==> flow/design.v <==
module fifo(clk, reset_b, write, data_in, read, data_out, dav, full);
   input       clk;
   input       reset_b;
   input       write;
   input [8:0] data_in;
   input       read;
   output [8:0] data_out;
   output 	dav;
   output 	full;
   wire 	s0;  
   wire 	s1;  
   wire [8:0] 	data_out_w;
   reg [4:0] 	w_p_r;  
   reg [4:0] 	r_p_r;  
   reg 		read_r;  
   wire 	n_empty;  
   wire 	n_full;   
   wire 	inc_write;  
   wire 	inc_read;   
   memory mem(
	      .clk (clk),
	      .write_addr(w_p_r[3:0]),
	      .data_in(data_in),
	      .we(n_full),
	      .read_addr(r_p_r[3:0]),
	      .data_out (data_out_w),
	      .re(n_empty)
	      );
   assign 	data_out[7:0] = read_r ? data_out_w[7:0] : 8'bz;
   assign 	data_out[8] = data_out_w[8];
   assign 	s0 = (w_p_r[3:0] == r_p_r[3:0]);
   assign 	s1 = (w_p_r[4] ^ r_p_r[4]);
   assign 	n_empty = ~(s0 & ~s1);
   assign 	full = (s0 & s1);	
   assign 	n_full = ~full;
   assign 	inc_write = n_full & write;
   assign 	inc_read = n_empty & read_r;
   assign 	dav = n_empty;
   always @(posedge clk or negedge reset_b)
     begin
	if (reset_b == 0) 
	  w_p_r <= 5'b0;
	else
	  w_p_r <= inc_write ? w_p_r + 1 : w_p_r;
     end
   always @(posedge clk or negedge reset_b)
     begin
	if (reset_b == 0) 
	  r_p_r <= 5'b0;
	else
	  r_p_r <= inc_read ? r_p_r + 1 : r_p_r;
     end
   always @(posedge clk or negedge reset_b)
     begin
	if (reset_b == 0)
	  begin
	     read_r <= 0;
	  end
	else
	  begin
	     read_r <= read;
	  end
     end
endmodule  
module memory(clk,data_in,write_addr,we,data_out,read_addr,re);
   input clk;
   input [3:0] write_addr;
   input [8:0] data_in;
   input       we;
   input [3:0] read_addr;   
   output [8:0] data_out;
   input 	re;
   reg [8:0]   mem [15:0];
   assign data_out = re ? mem[read_addr] : 9'bz;
   always @(posedge clk)
     mem[write_addr] <= we ? data_in : mem[write_addr];  
endmodule  
Reports on fifo
Tool output for the design above, in the order of the flow. Lines are those of the file above, counted from 1. Operators carry their Yosys type and port widths (W data, S select, Z words). Cell names lack the library's common part. A cell with - has no value.

Top: fifo. Clock port: clk. Standard-cell library: sky130hd. Corner: tt_025C_1v80.

Word-level counts
Source: Yosys, flattened and elaborated, memories not mapped. Widths are those after wreduce; folded enables and synchronous resets count as part of the registers. Registers that Yosys merges into a memory's read port (data or address) are not register bits. Print and check cells do not count. Equal cells are merged and count once. Yosys's memory passes give these memory sizes; they may raise the number of words (mostly to a power of two), join words into wider ones and drop unused or constant bits.

The entry for bits in registers reads 11. The figure for RAM bits is 144. Under memories stands 1. For output and inout port bits the number is 11.

Under add/subtract/negate cells stands 2. The figure for equal/unequal tests is 2. Muxes and demuxes: 3. The entry for bitwise operators reads 8.

Memories: mem.mem (depth 16, bits a word 9, read ports 1, wr ports 1, RTL line 73) `reg [8:0]   mem [15:0];`.

Operators by type and width (count): $mux W9 (2); $add A5 B1 Y5 const B (2); $mux W8 (1); $and A1 B1 Y1 (4); $eq A4 B4 Y1 (1); $not A1 Y1 (3); $ne A1 B1 Y1 const B (1); $xor A1 B1 Y1 (1).

Depth
Depth = most cells in a row (Yosys ltp): at word level without a register or memory, in the mapped netlist without a sequential cell, where the memories' decode and read muxes count.

For depth in word-level cells the number is 5. The entry for ABC_AREA reads 0. The figure for gate-level depth with buffers is 7. Gate-level depth less buffers: 5.

Synthesis result
Source: synth_stat.txt of the flow (Yosys; design flattened, memories mapped). It holds for the ABC_AREA given above (unset counts as 0); a run with the other value may have another netlist.

Cells by type: edfxtp_1 (count 144, area in all 4.32E+03 µm²); mux4_1 (count 13, area in all 341.578 µm²); mux4_2 (count 14, area in all 315.302 µm²); dfrtp_1 (count 11, area in all 275.264 µm²); mux2i_1 (count 27, area in all 270.259 µm²); a32oi_1 (count 9, area in all 78.826 µm²); buf_6 (count 7, area in all 78.826 µm²); xnor2_1 (count 8, area in all 70.067 µm²); a22oi_1 (count 9, area in all 67.565 µm²); ha_1 (count 5, area in all 62.56 µm²); nor2_1 (count 15, area in all 56.304 µm²); o21ai_1 (count 10, area in all 50.048 µm²); xnor2_2 (count 3, area in all 48.797 µm²); o21ai_2 (count 3, area in all 26.275 µm²); nor3_1 (count 5, area in all 25.024 µm²); o211ai_2 (count 2, area in all 25.024 µm²); buf_12 (count 1, area in all 20.019 µm²); xor2_2 (count 1, area in all 16.266 µm²).

Other cell types: 21; their cells: 35.

For standard cells after synthesis the number is 322. The figure for mapped area is 6377.4 µm². The figure for sequential part of the area is 4599.4 µm². The entry for flip-flops reads 155. Under buffers stands 18.

By module: a second synthesis without flattening, with its own total; a netlist apart from the flattened one above.

Under cell total of the unflattened synthesis stands 294. The figure for area (unflattened synthesis) is 6197.2 µm².

Each row is one instance without its submodules.

Modules: memory (instances 1, cells 245, area 5600.4 µm²); fifo (instances 1, cells 49, area 596.8 µm²).

Timing after synthesis
OpenSTA on the mapped netlist: ideal clock, no wires. The path of least setup slack (recovery checks aside). Input and output delay are each 20% of the period. Register names are those of the netlist, which keeps one name where synthesis merged equal registers.

Path type: flip-flop to flip-flop. Start point: register r_p_r[4]. End point: memory mem.mem[0][0]. Period: 3.06 ns. Under library setup time stands 0.387 ns. The entry for time at the first pin reads 0.000 ns. Under arrival stands 1.723 ns. Setup slack: 0.950 ns. The entry for path delay reads 2.110 ns. Driving pins on the path: 4. For path buffers the number is 0. For period reached after synthesis the number is 2.11 ns.

"path delay" is the arrival time less input delay plus setup time. "driving pins on the path": output pins that drive a net of the path, with the launching flip-flop's if there is one; two outputs of one cell count as two. "period reached after synthesis" = period - worst setup slack (recovery checks aside). The figure is calculated, with input and output delays left at 20% of the set period. The rows between start and end are the longest chain of elaborated cells between them; the timing report does not say that the signal goes this way. Where chains are equally long, one stands for them. Each line given opens the expression or statement behind the cell; cells for indexed reads and writes are added by Yosys, which also makes memories of some case tables. The path ends at the enable pin of a flip-flop; only ways to that pin are counted.

Path through: dfrtp_1 xnor2_2 o21ai_0 nor3_1. For cells in the longest elaborated chain the number is 3. For elaborated cells between the ends (all ways) the number is 3. The figure for source lines of those cells is 2. Classes of those cells: eq/ne: 1; logic: 2.

Ends and longest elaborated chain, after synthesis: start, declared (RTL line 14) `reg [4:0] r_p_r;`; start, assigned (RTL line 49) `r_p_r <= 5'b0;`; start, assigned (RTL line 51) `r_p_r <= inc_read ? r_p_r + 1 : r_p_r;`; $xor A1 B1 Y1 (RTL line 32) `assign s1 = (w_p_r[4] ^ r_p_r[4]);`; $and A1 B1 Y1 (RTL line 34) `assign full = (s0 & s1);`; $ne A1 B1 Y1; end, declared (RTL line 73) `reg [8:0]   mem [15:0];`.

Timing after layout
Path of least setup slack in the final report of flow run A (OpenROAD, finished layout, wires in). Where an end is a register, its clock arrival counts in the times.

Path type: flip-flop to output port. Start point: register r_p_r[0]. End point: output port data_out[0]. Period: 2.55 ns. Under output delay stands 0.51 ns. The entry for time at the first pin reads 0.42 ns. Under arrival stands 2.21 ns. Setup slack: -0.17 ns. Driving pins on the path: 7. For path buffers the number is 3.

The rows between start and end are the longest chain of elaborated cells between them; the timing report does not say that the signal goes this way. Where chains are equally long, one stands for them.

Path through: dfrtp_2 buf_12 buf_12 mux4_2 a32oi_1 o21ai_1 buf_2. For cells in the longest elaborated chain the number is 4. For elaborated cells between the ends (all ways) the number is 5. The figure for source lines of those cells is 5. Classes of those cells: eq/ne: 1; mux: 2; logic: 1; memory: 1.

Ends and longest elaborated chain, after layout: start, declared (RTL line 14) `reg [4:0] r_p_r;`; start, assigned (RTL line 49) `r_p_r <= 5'b0;`; start, assigned (RTL line 51) `r_p_r <= inc_read ? r_p_r + 1 : r_p_r;`; $eq A4 B4 Y1 (RTL line 31) `assign s0 = (w_p_r[3:0] == r_p_r[3:0]);`; $and A1 B1 Y1 (RTL line 33) `assign n_empty = ~(s0 & ~s1);`; $mux W9 (RTL line 74) `assign data_out = re ? mem[read_addr] : 9'bz;`; $mux W8 (RTL line 29) `assign data_out[7:0] = read_r ? data_out_w[7:0] : 8'bz;`; end, declared (RTL line 7) `output [8:0] data_out;`.

Below are 2 stored runs of the flow (Yosys, OpenROAD; platform sky130hd) on fifo, each with its settings and what was measured, unordered. Constraints: input delay and output delay 20% of the set period each, output load 0.01 pF. "reached clock period" is the run's clock period less its worst setup slack. It is reckoned from that one timing run; input and output delays stay at 20% of the period that was set. "power": no workload was simulated; the value follows from the tool's default switching activity.

Flow run A has these settings: period_ns 2.55; CAP_MARGIN 20; CORE_MARGIN 2; CORE_UTILIZATION 40; SLEW_MARGIN 20. The measured worst slack on setup checks is -0.172 ns. For the power the run shows 9.768 mW. The setup TNS is -1.112 ns. For the reached clock period the run shows 2.722 ns. The utilization in the final report comes to 49.3 %. The synthesis area reads 6377.4 µm². For the overall die area the run shows 16969.0 µm².

Flow run B has these settings: period_ns 2.19; CORE_UTILIZATION 72; SETUP_SLACK_MARGIN 0.55; PLACE_DENSITY_LB_ADDON 0.02; CELL_PAD_IN_SITES_GLOBAL_PLACEMENT 0; CELL_PAD_IN_SITES_DETAIL_PLACEMENT 1; TNS_END_PERCENT 55; GPL_ROUTABILITY_DRIVEN 0; CTS_CLUSTER_DIAMETER 297; MIN_ROUTING_LAYER met1; MAX_ROUTING_LAYER met4; CAP_MARGIN 20; CORE_MARGIN 2; SLEW_MARGIN 20. Outcome: unfinished; error DPL-0033 in placement.
